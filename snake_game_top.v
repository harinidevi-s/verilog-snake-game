==> flow/design.v <==
module collision_detector (
    input wire [2:0] head_x,
    input wire [2:0] head_y,
    input wire [2:0] body1_x,
    input wire [2:0] body1_y,
    input wire [2:0] body2_x,
    input wire [2:0] body2_y,
    output wire wall_collision,
    output wire self_collision
);
    assign wall_collision = (head_x > 7) || (head_y > 7);
    assign self_collision = ((head_x == body1_x) && (head_y == body1_y)) ||
                           ((head_x == body2_x) && (head_y == body2_y));
endmodule
module game_controller (
    input wire clk,
    input wire reset,
    input wire start,
    input wire wall_collision,
    input wire self_collision,
    input wire food_eaten,
    output reg [1:0] state,
    output reg move_enable,
    output reg new_food,
    output reg [7:0] score
);
    localparam IDLE = 2'b00;
    localparam PLAYING = 2'b01;
    localparam GAME_OVER = 2'b10;
    reg [15:0] move_counter;
    localparam MOVE_SPEED = 16'd10000;
    always @(posedge clk or posedge reset) begin
        if (reset) begin
            state <= IDLE;
            score <= 0;
            move_enable <= 0;
            new_food <= 0;
            move_counter <= 0;
        end else begin
            move_enable <= 0;
            new_food <= 0;
            case (state)
                IDLE: begin
                    if (start) begin
                        state <= PLAYING;
                        score <= 0;
                        new_food <= 1;
                    end
                end
                PLAYING: begin
                    if (move_counter >= MOVE_SPEED) begin
                        move_enable <= 1;
                        move_counter <= 0;
                    end else begin
                        move_counter <= move_counter + 1;
                    end
                    if (wall_collision || self_collision) begin
                        state <= GAME_OVER;
                    end
                    if (food_eaten) begin
                        score <= score + 1;
                        new_food <= 1;
                    end
                end
                GAME_OVER: begin
                    if (start) begin
                        state <= IDLE;
                    end
                end
            endcase
        end
    end
endmodule
module lfsr_random (
    input wire clk,
    input wire reset,
    input wire enable,
    output reg [2:0] random_x,
    output reg [2:0] random_y
);
    reg [7:0] lfsr;
    always @(posedge clk or posedge reset) begin
        if (reset) begin
            lfsr <= 8'b10101010;
        end else if (enable) begin
            lfsr <= {lfsr[6:0], lfsr[7] ^ lfsr[5] ^ lfsr[4] ^ lfsr[3]};
        end
    end
    always @(*) begin
        random_x = lfsr[2:0];
        random_y = lfsr[5:3];
    end
endmodule
module snake_body (
    input wire clk,
    input wire reset,
    input wire move_enable,
    input wire [1:0] direction,
    input wire grow,
    output reg [2:0] head_x,
    output reg [2:0] head_y,
    output reg [2:0] body1_x,
    output reg [2:0] body1_y,
    output reg [2:0] body2_x,
    output reg [2:0] body2_y,
    output reg [3:0] length
);
    always @(posedge clk or posedge reset) begin
        if (reset) begin
            head_x <= 4;
            head_y <= 4;
            body1_x <= 4;
            body1_y <= 3;
            body2_x <= 4;
            body2_y <= 2;
            length <= 3;
        end else if (move_enable) begin
            if (!grow) begin
                body2_x <= body1_x;
                body2_y <= body1_y;
            end
            body1_x <= head_x;
            body1_y <= head_y;
            case (direction)
                2'b00: head_y <= head_y - 1;
                2'b01: head_y <= head_y + 1;
                2'b10: head_x <= head_x - 1;
                2'b11: head_x <= head_x + 1;
            endcase
            if (grow) begin
                length <= length + 1;
            end
        end
    end
endmodule
module snake_game_top (
    input wire clk,
    input wire reset,
    input wire start,
    input wire [1:0] direction,
    output wire [1:0] game_state,
    output wire [7:0] score,
    output wire [2:0] snake_head_x,
    output wire [2:0] snake_head_y,
    output wire [2:0] food_x,
    output wire [2:0] food_y
);
    wire move_enable, new_food, grow;
    wire wall_collision, self_collision;
    wire [2:0] body1_x, body1_y, body2_x, body2_y;
    wire [3:0] length;
    wire food_eaten;
    assign food_eaten = (snake_head_x == food_x) && (snake_head_y == food_y);
    assign grow = food_eaten;
    game_controller ctrl (
        .clk(clk),
        .reset(reset),
        .start(start),
        .wall_collision(wall_collision),
        .self_collision(self_collision),
        .food_eaten(food_eaten),
        .state(game_state),
        .move_enable(move_enable),
        .new_food(new_food),
        .score(score)
    );
    snake_body snake (
        .clk(clk),
        .reset(reset),
        .move_enable(move_enable),
        .direction(direction),
        .grow(grow),
        .head_x(snake_head_x),
        .head_y(snake_head_y),
        .body1_x(body1_x),
        .body1_y(body1_y),
        .body2_x(body2_x),
        .body2_y(body2_y),
        .length(length)
    );
    collision_detector collision (
        .head_x(snake_head_x),
        .head_y(snake_head_y),
        .body1_x(body1_x),
        .body1_y(body1_y),
        .body2_x(body2_x),
        .body2_y(body2_y),
        .wall_collision(wall_collision),
        .self_collision(self_collision)
    );
    lfsr_random food_gen (
        .clk(clk),
        .reset(reset),
        .enable(new_food),
        .random_x(food_x),
        .random_y(food_y)
    );
endmodule
---- Reports on snake_game_top ----
Tool output for the design above, in the order of the flow.
Line numbers count from 1 in the design file above.
Operators: Yosys type, input widths -> output width; for muxes data width and select width s.
Cell names lack the library's common part.
A cell with -- has no value.
set-up
  design top .............................. snake_game_top
  clock input ............................. clk
  library ................................. sky130hd
  timing corner ........................... tt_025C_1v80

---- Word level ----
Yosys after proc, flatten, opt, wreduce and memory -nomap, before mapping. Memory bits, and registers merged into a memory's read port (data or address), are not among the register bits. Print and check cells are not counted. Equal cells are merged and count once.
bit counts
  register bits ........................... 54
  input port bits ......................... 5
  output and inout bits ................... 22
  cells after elaboration ................. 72
operators by class
  add/sub/neg operators ................... 6
  $lt $le $gt $ge ......................... 3
  equality and inequality tests ........... 15
  mux-type cells .......................... 15
  bitwise operators ....................... 4
  reduce/logical cells .................... 17
operator list
  operator               count
  $eq 3x3->1             6
  $add 16x1->16 const B  1
  $ge 16x14->1 const B   1
  $pmux 8 s2             1
  $mux 16                1
  $mux 8                 2
  $pmux 3 s2             2
  $add 8x1->8 const B    1
  $eq 2x2->1 const B     3
  $ne 2x2->1 const B     3
  $reduce_and 2->1       3
  $reduce_bool 2->1      3
  $add 3x1->3 const B    2
  $sub 3x1->3 const B    2
  $gt 3x3->1 const B     2
  $pmux 2 s3             1
  $mux 2                 3
  $eq 2x1->1 const B     2
  $logic_not 2->1        2
  $reduce_and 4->1       1
  $mux 1                 4
  $xor 1x1->1            3
  $logic_and 1x1->1      3
  $logic_or 1x1->1       3
  $reduce_and 3->1       1
  $reduce_bool 3->1      1
  $ne 2x1->1 const B     1
  $pmux 1 s2             1
  $not 1->1              1

---- Longest topological paths ----
Yosys ltp: most cells in a row. Word level: on the elaborated netlist, between registers, memories and ports. Mapped: between sequential cells and ports; inverters and the memories' decode and read muxes count.
logic depth
  word-level depth ........................ 6
  ABC_AREA ................................ 0
  depth in mapped cells ................... 8
  mapped depth without buffers ............ 7

---- After synthesis ----
The flow's flattened synthesis, as Yosys stat reports it; memories are mapped. The netlist is that of the ABC_AREA named above (0 if unset); the other value can give another one.
The area totals of this step are shown rounded.
synthesis totals
  cells in the netlist .................... 252
  mapped area ............................. 2,790 um^2
  sequential area ......................... 1,370 um^2
  mapped flip-flops ....................... 54
  buffers ................................. 16
cells by type
  type      count  area in all (um^2)
  dfrtp_1   43     1.08E+03
  dfstp_2   11     289.027
  mux2_2    23     258.998
  xor2_1    22     192.685
  xnor2_1   14     122.618
  nor2_1    24     90.086
  ha_1      6      75.072
  nand2_1   15     56.304
  buf_4     6      45.043
  fa_1      2      40.038
  nand3_1   8      40.038
  o21ai_0   8      40.038
  or4_1     5      37.536
  a21oi_1   7      35.034
  clkbuf_1  8      30.029
  inv_1     8      30.029
  mux2i_1   3      30.029
  a22o_1    3      26.275
Other cell types: 22; their cells: 36.
The figures by module come from a second, unflattened synthesis with its own total; it is not the netlist above.
second synthesis, totals
  cells (unflattened synthesis) ........... 279
  area total of the unflattened synthesis .. 3,050 um^2
Rows give one instance, submodules left out.
modules
  module              instances  cells  area (um^2)  seq. area (um^2)
  game_controller     1          159    1,520        701
  snake_body          1          65     952          562
  lfsr_random         1          28     373          205
  collision_detector  1          19     143          0.0
  snake_game_top      1          8      68.8         0.0

---- Timing after synthesis ----
Source: OpenSTA report_checks on the synthesized netlist (no wires, ideal clock, input and output delay 20% of the period each), path of least setup slack; recovery checks are left aside. Register names are those of the netlist, which keeps one name where synthesis merged equal registers.
path post-synthesis
  path type ............................... reg2reg
  from .................................... register ctrl.state[0]
  to ...................................... register (name not given)
  clock period ............................ 2.48 ns
  setup time .............................. 0.078 ns
  launch time at the first pin ............ 0.000 ns
  arrival ................................. 2.052 ns
  data required time ...................... 2.402 ns
  slack ................................... 0.350 ns
  path delay .............................. 2.130 ns
  stages on the path ...................... 8
  buffers on the path ..................... 0
  synthesis period reached ................ 2.13 ns
"path delay" = arrival - input delay + setup time.
"stages on the path" counts driving pins, that of a launching flip-flop among them; a cell with two outputs on the path counts twice.
"synthesis period reached" = period - worst setup slack (recovery checks aside). The figure is calculated, with input and output delays left at 20% of the set period.
Between the ends stands the longest chain of elaborated cells between them, by number of cells; it is not shown to be the way that was timed. Of several equally long chains one is given.
Each line given opens the expression or statement behind the cell; cells for indexed reads and writes are added by Yosys, which also makes memories of some case tables.
A register here has more assigning lines than the two given.
between the ends, post-synthesis
  cells stage by stage .................... dfrtp_1 inv_1 ha_1 mux2i_1 nand2b_1 or4_1 or3_1 a21oi_1
  length of the longest elaborated chain .. 3
  elaborated cells between the ends (all ways) .. 7
  source lines of those cells ............. 1
  those cells by class .................... 3 x eq/ne; 1 x mux; 3 x reduce/logical
ends and longest elaborated chain, post-synthesis
  what               line  text
  start, declared    22    output reg [1:0] state,
  start, assigned    34    state <= IDLE;
  start, assigned    45    state <= PLAYING;
  $logic_not 2->1    42    case (state)
  $reduce_bool 2->1  --
  $reduce_and 3->1   --
  end, assigned      46
  end, assigned      61
  end, declared      25

---- Path in the finished layout ----
From the final timing report of flow run 1: the path of least setup slack in the routed layout; clock arrival at registers is part of the times.
path after layout
  path type ............................... in2reg
  from .................................... input port start
  to ...................................... register (name not given)
  clock period ............................ 3.71 ns
  input delay ............................. 0.74 ns
  setup time .............................. 0.07 ns
  launch time at the first pin ............ 0.74 ns
  arrival ................................. 2.71 ns
  data required time ...................... 3.94 ns
  slack ................................... 1.23 ns
  stages on the path ...................... 6
  buffers on the path ..................... 1
Between the ends stands the longest chain of elaborated cells between them, by number of cells; it is not shown to be the way that was timed. Of several equally long chains one is given.
between the ends, after layout
  cells stage by stage .................... clkdlybuf4s50_1 mux2i_1 nand2b_1 or4_1 or3_1 a21oi_1
  length of the longest elaborated chain .. 2
  elaborated cells between the ends (all ways) .. 4
  source lines of those cells ............. 2
  those cells by class .................... 1 x eq/ne; 2 x mux; 1 x reduce/logical
ends and longest elaborated chain, after layout
  what             line  text
  start, declared  139   input wire start,
  $mux 8           44    if (start) begin
  $pmux 8 s2       42    case (state)
  end, assigned    46
  end, assigned    61
  end, declared    25

Add stored flow runs of snake_game_top

2 stored runs of snake_game_top in the flow (synthesis by Yosys, layout by OpenROAD, sky130hd cells), in arbitrary order. Constraints: input delay and output delay 20% of the set period each, output load 0.01 pF.
"reached clock period": clock period set for the run, less the worst setup slack. It is reckoned from that one timing run; input and output delays stay at 20% of the period that was set.
"worst setup path time" means the part of the period allowed to the worst setup path (the constraints hold back 20% at inputs and 20% at outputs) less its slack; where the path has registers, the arrival times of their clocks count too.
Measured values are rounded.

---- flow run 1 ----
settings
  period_ns = 3.71
  CORE_UTILIZATION = 19
  SETUP_SLACK_MARGIN = 0.18
  PLACE_DENSITY = 0.47
  CORE_MARGIN = 2
  CELL_PAD_IN_SITES_GLOBAL_PLACEMENT = 1
  CTS_CLUSTER_DIAMETER = 397
  CAP_MARGIN = 20
  SLEW_MARGIN = 20
results
  reached clock period .................... 2.481 ns
  area of the standard cells in the finished layout .. 3,370 um^2
  worst setup path time ................... 1.74 ns
  critical path type ...................... in2reg
  utilization ............................. 0.234
  chip area in the Yosys report ........... 2,790 um^2
  worst setup slack after layout .......... 1.23 ns
  die outline area ........................ 15,600 um^2

---- flow run 2 ----
settings
  period_ns = 2.12
  SETUP_SLACK_MARGIN = 0.23
  CAP_MARGIN = 20
  CORE_MARGIN = 2
  CORE_UTILIZATION = 40
  SLEW_MARGIN = 20
results
  reached clock period .................... 1.942 ns
  area of the standard cells in the finished layout .. 3,590 um^2
  worst setup path time ................... 1.94 ns
  critical path type ...................... reg2reg
  utilization ............................. 0.531
  chip area in the Yosys report ........... 2,790 um^2
  worst setup slack after layout .......... 0.178 ns
  die outline area ........................ 7,650 um^2
